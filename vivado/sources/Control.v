==> flow/design.v <==
module Control(
    input clk,
    input rst,
    input [7:0] Instruction, 
    input flag_z,            
    input flag_c,            
    output [1:0] MUX_sel,    
    output [3:0] ALU_op,     
    output memory_WE,        
    output AR_load,          
    output AR_inc,           
    output PC_load,          
    output PC_inc,           
    output AC_load,          
    output ZC_load,          
    output IR_load,          
    output DR_load,          
    output TL_load,          
    output TH_load,          
    output AB_sel,
    output [3:0] dev_state_count,
    output clear
    );
    localparam INS_NOP  = 8'h00;
    localparam INS_LDI  = 8'h01;
    localparam INS_LDA  = 8'h02;
    localparam INS_STA  = 8'h03;
    localparam INS_MVA  = 8'h04;
    localparam INS_JMP  = 8'h05;
    localparam INS_JMPZ = 8'h06;
    localparam INS_JPNZ = 8'h07;
    localparam INS_ADD  = 8'h08;
    localparam INS_ADDI = 8'h09;
    localparam INS_SUB  = 8'h0A;
    localparam INS_SUBI = 8'h0B;
    localparam INS_CLA  = 8'h0C;
    localparam INS_AND  = 8'h0D;
    localparam INS_OR   = 8'h0E;
    localparam INS_XOR  = 8'h0F;
    localparam INS_NOT  = 8'h10;
    localparam INS_GT   = 8'h11;
    localparam INS_GTE  = 8'h12;
    localparam INS_LT   = 8'h13;
    localparam INS_LTE  = 8'h14;
    localparam INS_EQ   = 8'h15;
    localparam MUX_ACC = 2'b00;
    localparam MUX_DR  = 2'b01;
    localparam MUX_PC  = 2'b10;
    localparam MUX_MEM = 2'b11;
    localparam MUX_default = MUX_ACC;
    localparam ALU_ZERO = 4'b0000;
    localparam ALU_PASS = 4'b0001;
    localparam ALU_ADD =  4'b0010;
    localparam ALU_SUB =  4'b0011;
    localparam ALU_AND =  4'b0100;
    localparam ALU_OR =   4'b0101;
    localparam ALU_XOR =  4'b0110;
    localparam ALU_NOT =  4'b0111;
    localparam ALU_GT =   4'b1000;
    localparam ALU_GTE =  4'b1001;
    localparam ALU_LT =   4'b1010;
    localparam ALU_LTE =  4'b1011;
    localparam ALU_EQ =   4'b1100;
    localparam ALU_default = ALU_PASS;
    reg [3:0] StateCount;
    always @(negedge clk) begin
        StateCount <= StateCount + 1;
        if(!rst) begin
            StateCount <= 0;
        end else begin
            if(clear) begin
                StateCount <= 0;
            end
        end
    end
    assign MUX_sel = ((Instruction==INS_STA & StateCount==5) | (Instruction==INS_MVA & StateCount==2)) ? MUX_ACC : (
                     (StateCount == 2 & (Instruction==INS_ADD|Instruction==INS_SUB|Instruction==INS_AND|Instruction==INS_OR|Instruction==INS_XOR|Instruction==INS_NOT|Instruction==INS_GT|Instruction==INS_GTE|Instruction==INS_LT|Instruction==INS_LTE|Instruction==INS_EQ)) ? MUX_DR : (
                     (StateCount == 1 | Instruction==INS_SUBI | Instruction==INS_ADDI | Instruction==INS_LDI | (Instruction==INS_LDA & StateCount == 5) | ((Instruction==INS_LDA|Instruction==INS_STA|Instruction==INS_JMP|Instruction==INS_JMPZ|Instruction==INS_JPNZ) & (StateCount==2|StateCount==3))) ? MUX_MEM : MUX_default ));
    assign ALU_op =  Instruction==INS_CLA ? ALU_ZERO : (
                        Instruction==INS_AND ? ALU_AND : (
                        Instruction==INS_OR ? ALU_OR: (
                        Instruction==INS_XOR ? ALU_XOR : (
                        Instruction==INS_NOT ? ALU_NOT : (
                        Instruction==INS_GT ? ALU_GT : (
                        Instruction==INS_GTE ? ALU_GTE : (
                        Instruction==INS_LT ? ALU_LT : (
                        Instruction==INS_LTE ? ALU_LTE : (
                        Instruction==INS_EQ ? ALU_EQ : (
                        (Instruction==INS_ADD | Instruction==INS_ADDI) ? ALU_ADD : (
                        (Instruction==INS_SUB | Instruction==INS_SUBI) ? ALU_SUB : ALU_default
                        ))))))))))
                    );
    assign memory_WE = (Instruction == INS_STA & StateCount == 5) ? 1 : 0;
    assign clear = ((StateCount==2 & (Instruction==INS_NOP|Instruction==INS_LDI|Instruction==INS_MVA|Instruction==INS_ADD|Instruction==INS_ADDI|Instruction==INS_SUB|Instruction==INS_SUBI|Instruction==INS_CLA|Instruction==INS_AND|Instruction==INS_OR|Instruction==INS_XOR|Instruction==INS_NOT|Instruction==INS_GT|Instruction==INS_GTE|Instruction==INS_LT|Instruction==INS_LTE|Instruction==INS_EQ)) |
                    (StateCount==4 & (Instruction==INS_JMP|Instruction==INS_JMPZ|Instruction==INS_JPNZ)) |
                    (StateCount==5 & (Instruction==INS_STA|Instruction==INS_LDA))
                    ) ? 1:0;
    assign PC_load = ((Instruction==INS_JMP & StateCount==4) |
                      (Instruction==INS_JMPZ & StateCount==4 & flag_z==1'b1) |
                      (Instruction==INS_JPNZ & StateCount==4 & flag_z==1'b0)
                     ) ? 1 : 0;
    assign PC_inc = ((StateCount==2&(Instruction==INS_ADDI|Instruction==INS_SUBI|Instruction==INS_LDI)) |
                     ((Instruction==INS_LDA|Instruction==INS_STA|Instruction==INS_JMP|Instruction==INS_JMPZ|Instruction==INS_JPNZ) & (StateCount==2|StateCount==3)) |
                     (StateCount==1)
                    ) ? 1:0;
    assign AR_load = ((StateCount==0) |
                      (StateCount==4 & (Instruction==INS_LDA|Instruction==INS_STA))
                     ) ? 1:0;
    assign AR_inc = ((StateCount==2&(Instruction==INS_ADDI|Instruction==INS_SUBI|Instruction==INS_LDI)) |
                     ((Instruction==INS_LDA|Instruction==INS_STA|Instruction==INS_JMP|Instruction==INS_JMPZ|Instruction==INS_JPNZ) & (StateCount==2|StateCount==3)) |
                      (StateCount==1)
                    ) ? 1:0;
    assign TH_load = (StateCount==2 & (Instruction==INS_LDA|Instruction==INS_STA|Instruction==INS_JMP|Instruction==INS_JMPZ|Instruction==INS_JPNZ)) ? 1:0;
    assign TL_load = (StateCount==3 & (Instruction==INS_LDA|Instruction==INS_STA|Instruction==INS_JMP|Instruction==INS_JMPZ|Instruction==INS_JPNZ)) ? 1:0;
    assign AB_sel  = (StateCount == 0) ? 1:0;
    assign AC_load = ((StateCount==2 & (Instruction==INS_LDI|Instruction==INS_ADD|Instruction==INS_ADDI|Instruction==INS_SUB|Instruction==INS_SUBI|Instruction==INS_CLA|Instruction==INS_AND|Instruction==INS_OR|Instruction==INS_XOR|Instruction==INS_NOT|Instruction==INS_GT|Instruction==INS_GTE|Instruction==INS_LT|Instruction==INS_LTE|Instruction==INS_EQ)) |
                      (Instruction==INS_LDA & StateCount==5)
                     ) ? 1:0;
    assign IR_load = (StateCount==1) ? 1:0;
    assign DR_load = (StateCount==2 & Instruction==INS_MVA) ? 1:0;
    assign ZC_load = (StateCount==2 & (Instruction==INS_ADD|Instruction==INS_ADDI|Instruction==INS_SUB|Instruction==INS_SUBI|Instruction==INS_CLA|Instruction==INS_AND|Instruction==INS_OR|Instruction==INS_XOR|Instruction==INS_NOT|Instruction==INS_GT|Instruction==INS_GTE|Instruction==INS_LT|Instruction==INS_LTE|Instruction==INS_EQ)) ? 1:0;
    assign dev_state_count  = StateCount;
endmodule
# From RTL to reports: Control
# The steps from the RTL of Control to its reports follow in flow order.
# Line numbers count from 1 in the design file above.
# Library cell names are shortened.
# A cell with n/a has no value.
[design]
top = "Control"
clock = "clk"
library = "sky130hd"
corner = "tt_025C_1v80"

# Word level
# Source: Yosys, flattened and elaborated, memories not mapped. Widths are those after wreduce. Registers that Yosys merges into a memory's read port (data or address) are not register bits. Print and check cells do not count. Equal cells are merged and count once.
[word_totals]
register_bits = 4
inputBits = 12
out_inout_bits = 23
elab_cells = 156
[classes]
n_addsub = 1
equal = 26
mux = 27
n_logic = 98
n_reduce_logical = 3
[ops]
columns = ["op", "count"]
rows = [
  ["1-bit OR", 77],
  ["8-bit by 4-bit equality test with 1-bit output with constant B", 8],
  ["8-bit by 5-bit equality test with 1-bit output with constant B", 6],
  ["4-bit 2-to-1 mux", 10],
  ["8-bit by 3-bit equality test with 1-bit output with constant B", 4],
  ["1-bit bitwise AND", 19],
  ["8-bit by 2-bit equality test with 1-bit output with constant B", 2],
  ["1-bit 2-to-1 mux", 12],
  ["2-bit 2-to-1 mux", 5],
  ["4-bit by 2-bit equality test with 1-bit output with constant B", 2],
  ["4-bit by 3-bit equality test with 1-bit output with constant B", 2],
  ["8-bit by 1-bit equality test with 1-bit output with constant B", 1],
  ["8-bit logical NOT", 1],
  ["4-bit by 1-bit adder with 4-bit output with constant B", 1],
  ["4-bit by 1-bit equality test with 1-bit output with constant B", 1],
  ["4-bit logical NOT", 1],
  ["1-bit inverter", 2],
  ["2-bit OR reduction", 1],
]

# Longest topological paths
# Longest topological path by Yosys (ltp), each cell counted once; first at word level (registers and memories cut), then after technology mapping (sequential cells cut; the memories' decode and read muxes count).
[depth]
word_depth = 22
abc_area = 0
ltp_mapped = 7
ltp_nobuf = 6

# Mapped cells and area
# The flow's flattened synthesis, as Yosys stat reports it; memories are mapped. The netlist is that of the ABC_AREA named above (0 if unset); the other value can give another one.
# Totals and module areas in this step are rounded.
[by_type]
columns = ["cell_type", "count", "area_total_um2"]
rows = [
  ["dfxtp_1", 4, 80.077],
  ["ha_1", 4, 50.048],
  ["nor3_1", 8, 40.038],
  ["a21oi_1", 7, 35.034],
  ["nor4_1", 5, 31.28],
  ["nand2_1", 8, 30.029],
  ["nor3b_1", 4, 30.029],
  ["o311ai_4", 1, 26.275],
  ["or3b_2", 3, 26.275],
  ["xor2_1", 3, 26.275],
  ["inv_1", 6, 22.522],
  ["nor2_1", 6, 22.522],
  ["or4_4", 2, 22.522],
  ["nor4_4", 1, 21.27],
  ["a31oi_1", 3, 18.768],
  ["nand2b_1", 3, 18.768],
  ["a32oi_1", 2, 17.517],
  ["nand4b_1", 2, 17.517],
]
# Other cell types: 25; their cells: 31.
[synth_totals]
cell_count = 103
mapped_area_um2 = 760
seqArea_um2 = 80
ff_cells = 4
buf_cells = 9

# Control: 2 stored runs of the Yosys and OpenROAD flow on sky130hd. The settings differ; the order carries no meaning. The constraints put input and output delay at 20% of the set period each and load the outputs with 0.01 pF.

[[run]]
name = "run 1"
[run.settings]
period_ns = 6.63
CORE_UTILIZATION = 52
PLACE_DENSITY = 0.76
ABC_AREA = 0
GPL_ROUTABILITY_DRIVEN = 1
CTS_CLUSTER_SIZE = 12
CAP_MARGIN = 15
MIN_ROUTING_LAYER = "met1"
CORE_MARGIN = 2
SLEW_MARGIN = 20
[run.results]
outcome = "no results, clock tree synthesis failed with DPL-0038"

[[run]]
name = "run 2"
[run.settings]
period_ns = 11.0
CORE_UTILIZATION = 59
CORE_ASPECT_RATIO = 0.57
CORE_MARGIN = 6
TNS_END_PERCENT = 15
ABC_AREA = 0
GPL_TIMING_DRIVEN = 0
CTS_CLUSTER_DIAMETER = 111
CAP_MARGIN = 20
SLEW_MARGIN = 20
[run.results]
outcome = "no results, floorplanning failed with PDN-0185"
